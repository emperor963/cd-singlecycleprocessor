==> flow/design.v <==
module dff (
    output reg q,   
    input d,   
    input wen,   
    input clk,  
    input rst   
);
  always @(posedge clk) begin
    q <= rst ? 0 : (wen ? d : q);
  end
endmodule   
module Bitcell(
    input clk,
    input rst,
    input d, 
    input wen,  
    input ren1,  
    input ren2,  
    inout bitline1,
    inout bitline2
);
wire out;
dff flip_flop(.q(out), 
              .d(d), 
              .wen(wen), 
              .clk(clk), 
              .rst(rst)
);
assign bitline1 = ren1 ? out : 1'bz;
assign bitline2 = ren2 ? out : 1'bz;
endmodule
module Register(
    input clk,
    input rst,
    input[15:0] d,
    input write_reg,
    input ren1,
    input ren2,
    inout[15:0] bitline1,
    inout[15:0] bitline2
);
Bitcell bit0(.clk(clk), .rst(rst), .d(d[0]), .wen(write_reg), .ren1(ren1), .ren2(ren2), 
             .bitline1(bitline1[0]), .bitline2(bitline2[0]));
Bitcell bit1(.clk(clk), .rst(rst), .d(d[1]), .wen(write_reg), .ren1(ren1), .ren2(ren2), 
             .bitline1(bitline1[1]), .bitline2(bitline2[1]));
Bitcell bit2(.clk(clk), .rst(rst), .d(d[2]), .wen(write_reg), .ren1(ren1), .ren2(ren2), 
             .bitline1(bitline1[2]), .bitline2(bitline2[2]));
Bitcell bit3(.clk(clk), .rst(rst), .d(d[3]), .wen(write_reg), .ren1(ren1), .ren2(ren2), 
             .bitline1(bitline1[3]), .bitline2(bitline2[3]));
Bitcell bit4(.clk(clk), .rst(rst), .d(d[4]), .wen(write_reg), .ren1(ren1), .ren2(ren2), 
             .bitline1(bitline1[4]), .bitline2(bitline2[4]));
Bitcell bit5(.clk(clk), .rst(rst), .d(d[5]), .wen(write_reg), .ren1(ren1), .ren2(ren2), 
             .bitline1(bitline1[5]), .bitline2(bitline2[5]));
Bitcell bit6(.clk(clk), .rst(rst), .d(d[6]), .wen(write_reg), .ren1(ren1), .ren2(ren2), 
             .bitline1(bitline1[6]), .bitline2(bitline2[6]));
Bitcell bit7(.clk(clk), .rst(rst), .d(d[7]), .wen(write_reg), .ren1(ren1), .ren2(ren2), 
             .bitline1(bitline1[7]), .bitline2(bitline2[7]));
Bitcell bit8(.clk(clk), .rst(rst), .d(d[8]), .wen(write_reg), .ren1(ren1), .ren2(ren2), 
             .bitline1(bitline1[8]), .bitline2(bitline2[8]));
Bitcell bit9(.clk(clk), .rst(rst), .d(d[9]), .wen(write_reg), .ren1(ren1), .ren2(ren2), 
             .bitline1(bitline1[9]), .bitline2(bitline2[9]));
Bitcell bit10(.clk(clk), .rst(rst), .d(d[10]), .wen(write_reg), .ren1(ren1), .ren2(ren2), 
             .bitline1(bitline1[10]), .bitline2(bitline2[10]));
Bitcell bit11(.clk(clk), .rst(rst), .d(d[11]), .wen(write_reg), .ren1(ren1), .ren2(ren2), 
             .bitline1(bitline1[11]), .bitline2(bitline2[11]));
Bitcell bit12(.clk(clk), .rst(rst), .d(d[12]), .wen(write_reg), .ren1(ren1), .ren2(ren2), 
             .bitline1(bitline1[12]), .bitline2(bitline2[12]));
Bitcell bit13(.clk(clk), .rst(rst), .d(d[13]), .wen(write_reg), .ren1(ren1), .ren2(ren2), 
             .bitline1(bitline1[13]), .bitline2(bitline2[13]));
Bitcell bit14(.clk(clk), .rst(rst), .d(d[14]), .wen(write_reg), .ren1(ren1), .ren2(ren2), 
             .bitline1(bitline1[14]), .bitline2(bitline2[14]));
Bitcell bit15(.clk(clk), .rst(rst), .d(d[15]), .wen(write_reg), .ren1(ren1), .ren2(ren2), 
             .bitline1(bitline1[15]), .bitline2(bitline2[15]));
endmodule
======== Reports on Register ========
Tool output for the design above, in the order of the flow.
Line numbers count from 1 in the design file above.
A cell with - has no value.
inputs
  top ..................................... Register
  clock ................................... clk
  standard-cell library ................... sky130hd
  timing corner ........................... tt_025C_1v80

======== Word-level counts ========
Yosys after proc, flatten, opt, wreduce and memory -nomap, before mapping. Enables and synchronous resets that opt folds into registers are not counted as muxes. Memory bits, and registers merged into a memory's read port (data or address), are not among the register bits. Print and check cells are not counted. Equal cells are merged and count once.
storage and ports
  bits in read-only memories .............. 0
  register bits ........................... 16
  output and inout port bits .............. 32
  bits of input ports ..................... 21
  memories ................................ 0
  word width x clocked read ports ......... 0
  RAM bits ................................ 0
  bits in latches ......................... 0
cells by class
  eq/ne operators ......................... 0
  $mul .................................... 0
  reduce/logical cells .................... 0
  $lt $le $gt $ge ......................... 0
  $add $sub $neg .......................... 0
  mux-type cells .......................... 32
  bitwise gates (word level) .............. 0
  shift-type cells ........................ 0
  div/mod/pow operators ................... 0
operators by type and width
  cell               count
  two-way mux 1 bit  32

======== Logic depth ========
Depth = most cells in a row (Yosys ltp): at word level without a register or memory, in the mapped netlist without a sequential cell, where the memories' decode and read muxes count.
depth
  word-level depth ........................ 1
  ABC_AREA ................................ 0
  gate-level depth with buffers ........... 4
  mapped depth without buffers ............ 2

======== Netlist ========
The flow's flattened synthesis, as Yosys stat reports it; memories are mapped. The netlist is that of the ABC_AREA named above (0 if unset); the other value can give another one.
The area totals of this step are shown rounded.
synthesis totals
  flip-flops .............................. 16
  cell count .............................. 68
  cell area after synthesis ............... 0.0007 mm^2
cell types
  cell type                 count  total area (um^2)
  sky130_fd_sc_hd__dfxtp_1  16     320.307
  sky130_fd_sc_hd__mux2i_1  16     160.154
  sky130_fd_sc_hd__buf_4    16     120.115
  sky130_fd_sc_hd__nor2_1   16     60.058
  sky130_fd_sc_hd__buf_12   1      20.019
  sky130_fd_sc_hd__buf_6    1      11.261
  sky130_fd_sc_hd__buf_2    1      5.005
  sky130_fd_sc_hd__buf_1    1      3.754
The figures by module come from a second, unflattened synthesis with its own total; it is not the netlist above.
second synthesis, totals
  cell total of the unflattened synthesis .. 64
  area total of the unflattened synthesis .. 0.00066 mm^2
Each row is one instance without its submodules.
modules
  module    cells  instances  area (mm^2)
  dff       3      16         0.000034
  Bitcell   1      16         0.0000075
  Register  0      1          0

======== Worst setup path after synthesis ========
OpenSTA on the mapped netlist: ideal clock, no wires. The path of least setup slack (recovery checks aside). Input and output delay are each 20% of the period. Register names are those of the netlist, which keeps one name where synthesis merged equal registers.
timing after synthesis
  path kind ............................... input-to-reg
  from .................................... input write_reg
  to ...................................... register (name not given)
  launch time at the first pin ............ 0.214 ns
  path buffers ............................ 2
  input delay ............................. 0.214 ns
  required time ........................... 0.953 ns
  setup slack ............................. 0.274 ns
  setup time .............................. 0.117 ns
  path delay .............................. 0.582 ns
  period .................................. 1.07 ns
  stages .................................. 4
  arrival ................................. 0.679 ns
  synthesis period reached ................ 0.796 ns
"path delay" is the arrival time less input delay plus setup time.
"stages": output pins that drive a net of the path, with the launching flip-flop's if there is one; two outputs of one cell count as two.
"synthesis period reached" is the clock period less the worst setup slack; recovery checks do not enter. This is arithmetic on one report: input and output delays are still those of the set period (20% each).
between the ends, after synthesis
  path through ............................ sky130_fd_sc_hd__buf_6 -> sky130_fd_sc_hd__buf_12 -> sky130_fd_sc_hd__mux2i_1 -> sky130_fd_sc_hd__nor2_1
ends and longest elaborated chain, after synthesis
  element          RTL line  RTL
  start, declared  36        input write_reg,
No chain of elaborated cells between the ends is given.

======== Worst path after layout ========
Path of least setup slack in the final report of run 1 (OpenROAD, finished layout, wires in). Where an end is a register, its clock arrival counts in the times.
timing post-layout
  path kind ............................... reg-to-output
  from .................................... register (name not given)
  to ...................................... output bitline2[0]
  path buffers ............................ 1
  launch time at the first pin ............ 0.27 ns
  period .................................. 0.575 ns
  required time ........................... 0.46 ns
  output delay ............................ 0.12 ns
  setup slack ............................. -0.29 ns
  stages .................................. 2
  arrival ................................. 0.75 ns
between the ends, post-layout
  path through ............................ sky130_fd_sc_hd__dfxtp_2 -> sky130_fd_sc_hd__buf_4
ends and longest elaborated chain, post-layout
  element        RTL line  RTL
  end, declared  40        inout[15:0] bitline2
No chain of elaborated cells between the ends is given.

# Flow runs of Register

Design Register on sky130hd. What follows are 2 stored runs of the flow, each under its own settings; their order means nothing. The constraints put input and output delay at 20% of the set period each and load the outputs with 0.01 pF.
By "achieved clock period" is meant the clock period of the run minus its worst setup slack. This is arithmetic on one report: input and output delays are still those of the set period (20% each).
"time on the worst setup path" is the time allowed to the run's worst setup path (the clock period less input and output delay, where it has them) less its slack. Clock arrival times count: a late capture clock shortens it, a late launch clock lengthens it.
"overall power" rests on the timing tool's default activity at the inputs, not on a simulated workload.
The results are shown rounded.

---- run 1 ----
settings
  period_ns = 0.575
  CORE_UTILIZATION = 45
  SETUP_SLACK_MARGIN = 0.16
  PLACE_DENSITY = 0.91
  CORE_MARGIN = 6
  TNS_END_PERCENT = 20
  GPL_ROUTABILITY_DRIVEN = 0
  CTS_CLUSTER_SIZE = 34
  MAX_ROUTING_LAYER = met5
  CAP_MARGIN = 20
  SLEW_MARGIN = 20
results
  synthesized cell area ................... 0.0007 mm^2
  die area ................................ 0.0026 mm^2
  area of the standard cells in the finished layout .. 0.0011 mm^2
  utilization ............................. 79 %
  setup slack of the worst path ........... -0.29 ns
  total negative slack on setup checks .... -9.8 ns
  worst hold slack in the final report .... 0.23 ns
  overall power ........................... 2.4 mW
  achieved clock period ................... 0.868 ns
  time on the worst setup path ............ 0.75 ns
  worst setup path type ................... reg-to-output

---- run 2 ----
settings
  period_ns = 0.782
  CORE_UTILIZATION = 71
  SETUP_SLACK_MARGIN = 0.09
  PLACE_DENSITY_LB_ADDON = 0.22
  CORE_ASPECT_RATIO = 0.62
  CELL_PAD_IN_SITES_GLOBAL_PLACEMENT = 0
  CELL_PAD_IN_SITES_DETAIL_PLACEMENT = 2
  GPL_TIMING_DRIVEN = 1
  CTS_CLUSTER_SIZE = 35
  CTS_CLUSTER_DIAMETER = 108
  CAP_MARGIN = 20
  MAX_ROUTING_LAYER = met4
  CORE_MARGIN = 2
  SLEW_MARGIN = 20
results
  unfinished; error PDN-0185 in floorplanning
